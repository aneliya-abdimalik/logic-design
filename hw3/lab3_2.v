==> flow/design.v <==
`timescale 1ns / 1ps
module lab3_2(
    input [5:0] money,
    input CLK,
    input [1:0] selectedArea,
    input plugAvailability,
    output reg [5:0] moneyLeft,
    output reg [4:0] seatLeft,
    output reg seatUnavailable,
    output reg insufficientFund,
    output reg notExactFund,
    output reg invalidPlugSeat,
    output reg plugSeatUnavailable,
    output reg seatReady
);
reg [4:0] TotalSeatsCount[0:2];      
reg [4:0] PlugSeats[0:2];   
initial begin
    TotalSeatsCount[0] = 15;  
    TotalSeatsCount[1] = 25;  
    TotalSeatsCount[2] = 20; 
    PlugSeats[0] = 0;
    PlugSeats[1] = 10;
    PlugSeats[2] = 20;
end
always @(posedge CLK) begin
    seatUnavailable = 0;
    insufficientFund = 0;
    notExactFund = 0;
    invalidPlugSeat = 0;
    plugSeatUnavailable = 0;
    seatReady = 0;
    moneyLeft =0;
    case (selectedArea)
        2'b00: begin 
            moneyLeft=money;
            seatLeft=TotalSeatsCount[0]; 
            if (TotalSeatsCount[0] == 0) begin
                seatUnavailable = 1;
            end else if (plugAvailability) begin
                invalidPlugSeat = 1;
            end else if (money < 10) begin
                insufficientFund = 1;
            end else begin
                TotalSeatsCount[0] = TotalSeatsCount[0] - 1;
                moneyLeft = money - 10;
                seatLeft = TotalSeatsCount[0];
                seatReady = 1;
            end
        end
        2'b01: begin  
            seatLeft=TotalSeatsCount[1];
            moneyLeft=money;
            if (!plugAvailability && (TotalSeatsCount[1] - PlugSeats[1] == 0)) begin
                seatUnavailable = 1;
            end else if (plugAvailability && PlugSeats[1] == 0) begin
                plugSeatUnavailable = 1;
            end  else if (money < 20) begin
                insufficientFund = 1;
            end else begin
                if (plugAvailability) begin
                    PlugSeats[1] = PlugSeats[1] - 1;
                end
                TotalSeatsCount[1] = TotalSeatsCount[1] - 1;
                moneyLeft = money - 20;
                seatLeft = PlugSeats[1];
                seatReady = 1;
            end
        end
        2'b11: begin 
            seatLeft=TotalSeatsCount[2];
            moneyLeft=money;
            if (TotalSeatsCount[2] == 0) begin
                seatUnavailable = 1;
            end else if (money != 30) begin
                notExactFund = 1;
            end else begin
                TotalSeatsCount[2] = TotalSeatsCount[2] - 1;
                moneyLeft = money - 30;
                seatLeft = TotalSeatsCount[2];
                seatReady = 1;
            end
        end
    endcase
end
endmodule
From RTL to reports: lab3_2

The steps from the RTL of lab3_2 to its reports follow in flow order.
Lines are those of the file above, counted from 1.
Not given: n/a

Design top: lab3_2
Clock port: CLK
Standard-cell library: sky130hd
Library corner: tt_025C_1v80

Word-level counts

Counts by Yosys on the flattened word-level netlist (proc, flatten, opt, wreduce). Print and check cells are left out. Cells with the same type and inputs are merged into one.

Order comparisons: 2
Mux-type cells: 42
Eq/ne operators: 3
Add/sub/neg operators: 8
Bitwise operators: 6
Reduce/logical cells: 13

Operators with widths:

| kind                                                          | count |
| 6-bit two-way mux                                             | 8 |
| 5-bit two-way mux                                             | 9 |
| 32-bit zero test                                              | 1 |
| 5-bit by 1-bit subtractor with 5-bit output with constant B   | 4 |
| 1-bit two-way mux                                             | 20 |
| 6-bit parallel mux with 3-bit select                          | 1 |
| 5-bit zero test                                               | 3 |
| 5-bit parallel mux with 3-bit select                          | 1 |
| 6-bit by 5-bit subtractor with 6-bit output with constant B   | 2 |
| 1-bit inverter                                                | 6 |
| 2-bit OR reduction                                            | 3 |
| 5-bit by 5-bit subtractor with 6-bit output                   | 1 |
| 6-bit by 4-bit subtractor with 6-bit output with constant B   | 1 |
| 6-bit by 4-bit < comparator with 1-bit output with constant B | 1 |
| 6-bit by 5-bit < comparator with 1-bit output with constant B | 1 |
| 6-bit by 5-bit != test with 1-bit output with constant B      | 1 |
| 1-bit parallel mux with 3-bit select                          | 2 |
| 4-bit AND reduction                                           | 1 |
| 3-bit nonzero test                                            | 1 |
| 1-bit logical AND                                             | 2 |
| 2-bit by 1-bit == test with 1-bit output with constant B      | 1 |
| 2-bit == test with constant B                                 | 1 |
| 2-bit zero test                                               | 1 |
| 1-bit parallel mux with 2-bit select                          | 1 |
| 1-bit zero test                                               | 1 |

Bits of input ports: 10
Output and inout port bits: 17
Register bits: 37

Depth

Yosys ltp: most cells in a row. Word level: on the elaborated netlist, between registers, memories and ports. Mapped: between sequential cells and ports; inverters and the memories' decode and read muxes count.

Depth after elaboration: 6
ABC_AREA: 0
Depth in mapped cells: 8
Gate-level depth less buffers: 8

Mapped cells and area

The flow's flattened synthesis, as Yosys stat reports it; memories are mapped. The netlist is that of the ABC_AREA named above (0 if unset); the other value can give another one.

Cell types:

| cell type                  | count |
| sky130_fd_sc_hd__edfxtp_1  | 25 |
| sky130_fd_sc_hd__dfxtp_1   | 12 |
| sky130_fd_sc_hd__ha_1      | 14 |
| sky130_fd_sc_hd__nor2_1    | 23 |
| sky130_fd_sc_hd__inv_1     | 22 |
| sky130_fd_sc_hd__xnor2_1   | 8 |
| sky130_fd_sc_hd__nand2_1   | 17 |
| sky130_fd_sc_hd__a311o_1   | 5 |
| sky130_fd_sc_hd__mux2i_1   | 5 |
| sky130_fd_sc_hd__xor2_1    | 5 |
| sky130_fd_sc_hd__nor3_1    | 7 |
| sky130_fd_sc_hd__o21ai_0   | 7 |
| sky130_fd_sc_hd__a21oi_1   | 6 |
| sky130_fd_sc_hd__o31ai_1   | 4 |
| sky130_fd_sc_hd__nor4b_1   | 3 |
| sky130_fd_sc_hd__o2bb2ai_1 | 3 |
| sky130_fd_sc_hd__nand3_1   | 5 |
| sky130_fd_sc_hd__nor4b_4   | 1 |

Not listed: further types 40, cells in them 59.

Buffer cells: 7
Cells in the netlist: 231
Mapped area: 2326.0 um^2
Area of sequential cells: 991.0 um^2
Mapped flip-flops: 37

Worst setup path after synthesis

OpenSTA on the mapped netlist: ideal clock, no wires. The path of least setup slack (recovery checks aside). Input and output delay are each 20% of the period. Register names are those of the netlist, which keeps one name where synthesis merged equal registers.

Path type: register to register
From: register PlugSeats[1][0]
To: register PlugSeats[1][0]
Driving pins on the path: 8
Time at the first pin: 0 ps
Path delay: 2448 ps
Required time: 2034 ps
Arrival time: 2072 ps
Setup slack: -38 ps
Clock period: 2410 ps
Synthesis period reached: 2448 ps

"path delay" = arrival - input delay + setup time.
"driving pins on the path": output pins that drive a net of the path, with the launching flip-flop's if there is one; two outputs of one cell count as two.
"synthesis period reached" = period - worst setup slack (recovery checks aside). The figure is calculated, with input and output delays left at 20% of the set period.
The rows between start and end are the longest chain of elaborated cells between them; the timing report does not say that the signal goes this way. Where chains are equally long, one stands for them.
Each line given opens the expression or statement behind the cell; cells for indexed reads and writes are added by Yosys, which also makes memories of some case tables.
The path ends at the enable pin of a flip-flop; only ways to that pin are counted.

Cell sequence: sky130_fd_sc_hd__edfxtp_1 sky130_fd_sc_hd__ha_1 sky130_fd_sc_hd__fa_1 sky130_fd_sc_hd__xor2_1 sky130_fd_sc_hd__nand4b_1 sky130_fd_sc_hd__a31o_2 sky130_fd_sc_hd__nand2_1 sky130_fd_sc_hd__nor2_1
Length of the longest elaborated chain: 5

RTL lines, path post-synthesis:

| what                                        | RTL line | RTL |
| start: declaration                          | 17       | `reg [4:0] PlugSeats[0:2];` |
| start: assignment                           | 62       | `PlugSeats[1] = PlugSeats[1] - 1;` |
| 5-bit by 5-bit subtractor with 6-bit output | 54       | `if (!plugAvailability && (TotalSeatsCount[1] - PlugSeats[1] == 0)) begin` |
| 32-bit zero test                            | 54       |  |
| 1-bit logical AND                           | 54       |  |
| 1-bit inverter                              | n/a      |  |
| 4-bit AND reduction                         | n/a      |  |
| end: assignment                             | 62       |  |
| end: declaration                            | 17       |  |

Worst path after layout

Path of least setup slack in the final report of job 1 (OpenROAD, finished layout, wires in). Where an end is a register, its clock arrival counts in the times.
The path's times are printed in steps of 10 ps; the period is the one set.

Path type: register to register
From: register PlugSeats[1][0]
To: register seatLeft[2]
Required time: 2820 ps
Driving pins on the path: 8
Arrival time: 2590 ps
Time at the first pin: 300 ps
Setup slack: 230 ps
Clock period: 2780 ps

The rows between start and end are the longest chain of elaborated cells between them; the timing report does not say that the signal goes this way. Where chains are equally long, one stands for them.
A register here has more assigning lines than the two given.

Cell sequence: sky130_fd_sc_hd__edfxtp_1 sky130_fd_sc_hd__ha_2 sky130_fd_sc_hd__fa_2 sky130_fd_sc_hd__nand4b_1 sky130_fd_sc_hd__a31oi_2 sky130_fd_sc_hd__buf_6 sky130_fd_sc_hd__nor3_1 sky130_fd_sc_hd__a311o_1
Length of the longest elaborated chain: 6

RTL lines, path post-layout:

| what                                        | RTL line | RTL |
| start: declaration                          | 17       | `reg [4:0] PlugSeats[0:2];` |
| start: assignment                           | 62       | `PlugSeats[1] = PlugSeats[1] - 1;` |
| 5-bit by 1-bit subtractor with 5-bit output | 62       |  |
| 5-bit two-way mux                           | 61       | `if (plugAvailability) begin` |
| 5-bit two-way mux                           | 58       | `end  else if (money < 20) begin` |
| 5-bit two-way mux                           | 56       | `end else if (plugAvailability && PlugSeats[1] == 0) begin` |
| 5-bit two-way mux                           | 54       | `if (!plugAvailability && (TotalSeatsCount[1] - PlugSeats[1] == 0)) begin` |
| 5-bit parallel mux with 3-bit select        | 34       | `case (selectedArea)` |
| end: assignment                             | 37       | `seatLeft=TotalSeatsCount[0];` |
| end: assignment                             | 47       | `seatLeft = TotalSeatsCount[0];` |
| end: declaration                            | 8        | `output reg [4:0] seatLeft,` |

Below are 2 stored runs of the flow (Yosys, OpenROAD; platform sky130hd) on lab3_2, each with its settings and what was measured, unordered. Constraints: input delay and output delay 20% of the set period each, output load 0.01 pF.
"achieved clock period" is the run's clock period less its worst setup slack. It is reckoned from that one timing run; input and output delays stay at 20% of the period that was set.
"critical path time" means the part of the period allowed to the worst setup path (the constraints hold back 20% at inputs and 20% at outputs) less its slack; where the path has registers, the arrival times of their clocks count too.
"total power after layout" rests on the timing tool's default activity at the inputs, not on a simulated workload.
"critical path time" is known to 10 ps.

## Job 1

==> flow/run.sh <==
#!/bin/bash
# the make line also repeats the synthesis and layout settings of config.mk as NAME=value (left out here)
make -C /OpenROAD-flow-scripts/flow DESIGN_CONFIG=/design/flow/config.mk WORK_HOME=/design/flow/orfs CLKGATE_MAP_FILE= finish
==> flow/config.mk <==
export PLATFORM = sky130hd
export DESIGN_NAME = lab3_2
export DESIGN_NICKNAME = lab3_2
export VERILOG_FILES = /design/flow/design.v
export SDC_FILE = /design/flow/constraint.sdc
export NUM_CORES = 4
export LEC_CHECK = 0
export CAP_MARGIN = 20
export CORE_ASPECT_RATIO = 0.54
export CORE_MARGIN = 9
export CORE_UTILIZATION = 37
export CTS_CLUSTER_SIZE = 33
export MIN_ROUTING_LAYER = met2
export SETUP_SLACK_MARGIN = 0.27
export SLEW_MARGIN = 40
export TNS_END_PERCENT = 80
==> flow/constraint.sdc <==
create_clock -name core_clock -period 2.78 [get_ports {CLK}]
set_input_delay 0.5560 -clock core_clock [delete_from_list [all_inputs] [get_ports {CLK}]]
set_output_delay 0.5560 -clock core_clock [all_outputs]
set_load 0.01 [all_outputs]

| result of job 1 | value |
|---|---|
| total power after layout | 1.616 mW |
| achieved clock period | 2545 ps |
| overall die area | 9601.4 um^2 |
| critical path time | 2550 ps |
| kind of the worst setup path | register to register |
| area of the standard cells in the finished layout | 3183.1 um^2 |
| Yosys chip area after synthesis | 2326.0 um^2 |
| lowest setup slack | 235 ps |
| final utilization | 54.4% |

## Job 2

==> flow/run.sh <==
#!/bin/bash
# the make line also repeats the synthesis and layout settings of config.mk as NAME=value (left out here)
make -C /OpenROAD-flow-scripts/flow DESIGN_CONFIG=/design/flow/config.mk WORK_HOME=/design/flow/orfs CLKGATE_MAP_FILE= finish
==> flow/config.mk <==
export PLATFORM = sky130hd
export DESIGN_NAME = lab3_2
export DESIGN_NICKNAME = lab3_2
export VERILOG_FILES = /design/flow/design.v
export SDC_FILE = /design/flow/constraint.sdc
export NUM_CORES = 4
export LEC_CHECK = 0
export CAP_MARGIN = 20
export CORE_MARGIN = 2
export CORE_UTILIZATION = 37
export SLEW_MARGIN = 20
==> flow/constraint.sdc <==
create_clock -name core_clock -period 3.08 [get_ports {CLK}]
set_input_delay 0.6160 -clock core_clock [delete_from_list [all_inputs] [get_ports {CLK}]]
set_output_delay 0.6160 -clock core_clock [all_outputs]
set_load 0.01 [all_outputs]

| result of job 2 | value |
|---|---|
| total power after layout | 1.136 mW |
| achieved clock period | 2565 ps |
| overall die area | 6936.4 um^2 |
| critical path time | 1950 ps |
| kind of the worst setup path | input to register |
| area of the standard cells in the finished layout | 2825.2 um^2 |
| Yosys chip area after synthesis | 2326.0 um^2 |
| lowest setup slack | 515 ps |
| final utilization | 47.2% |
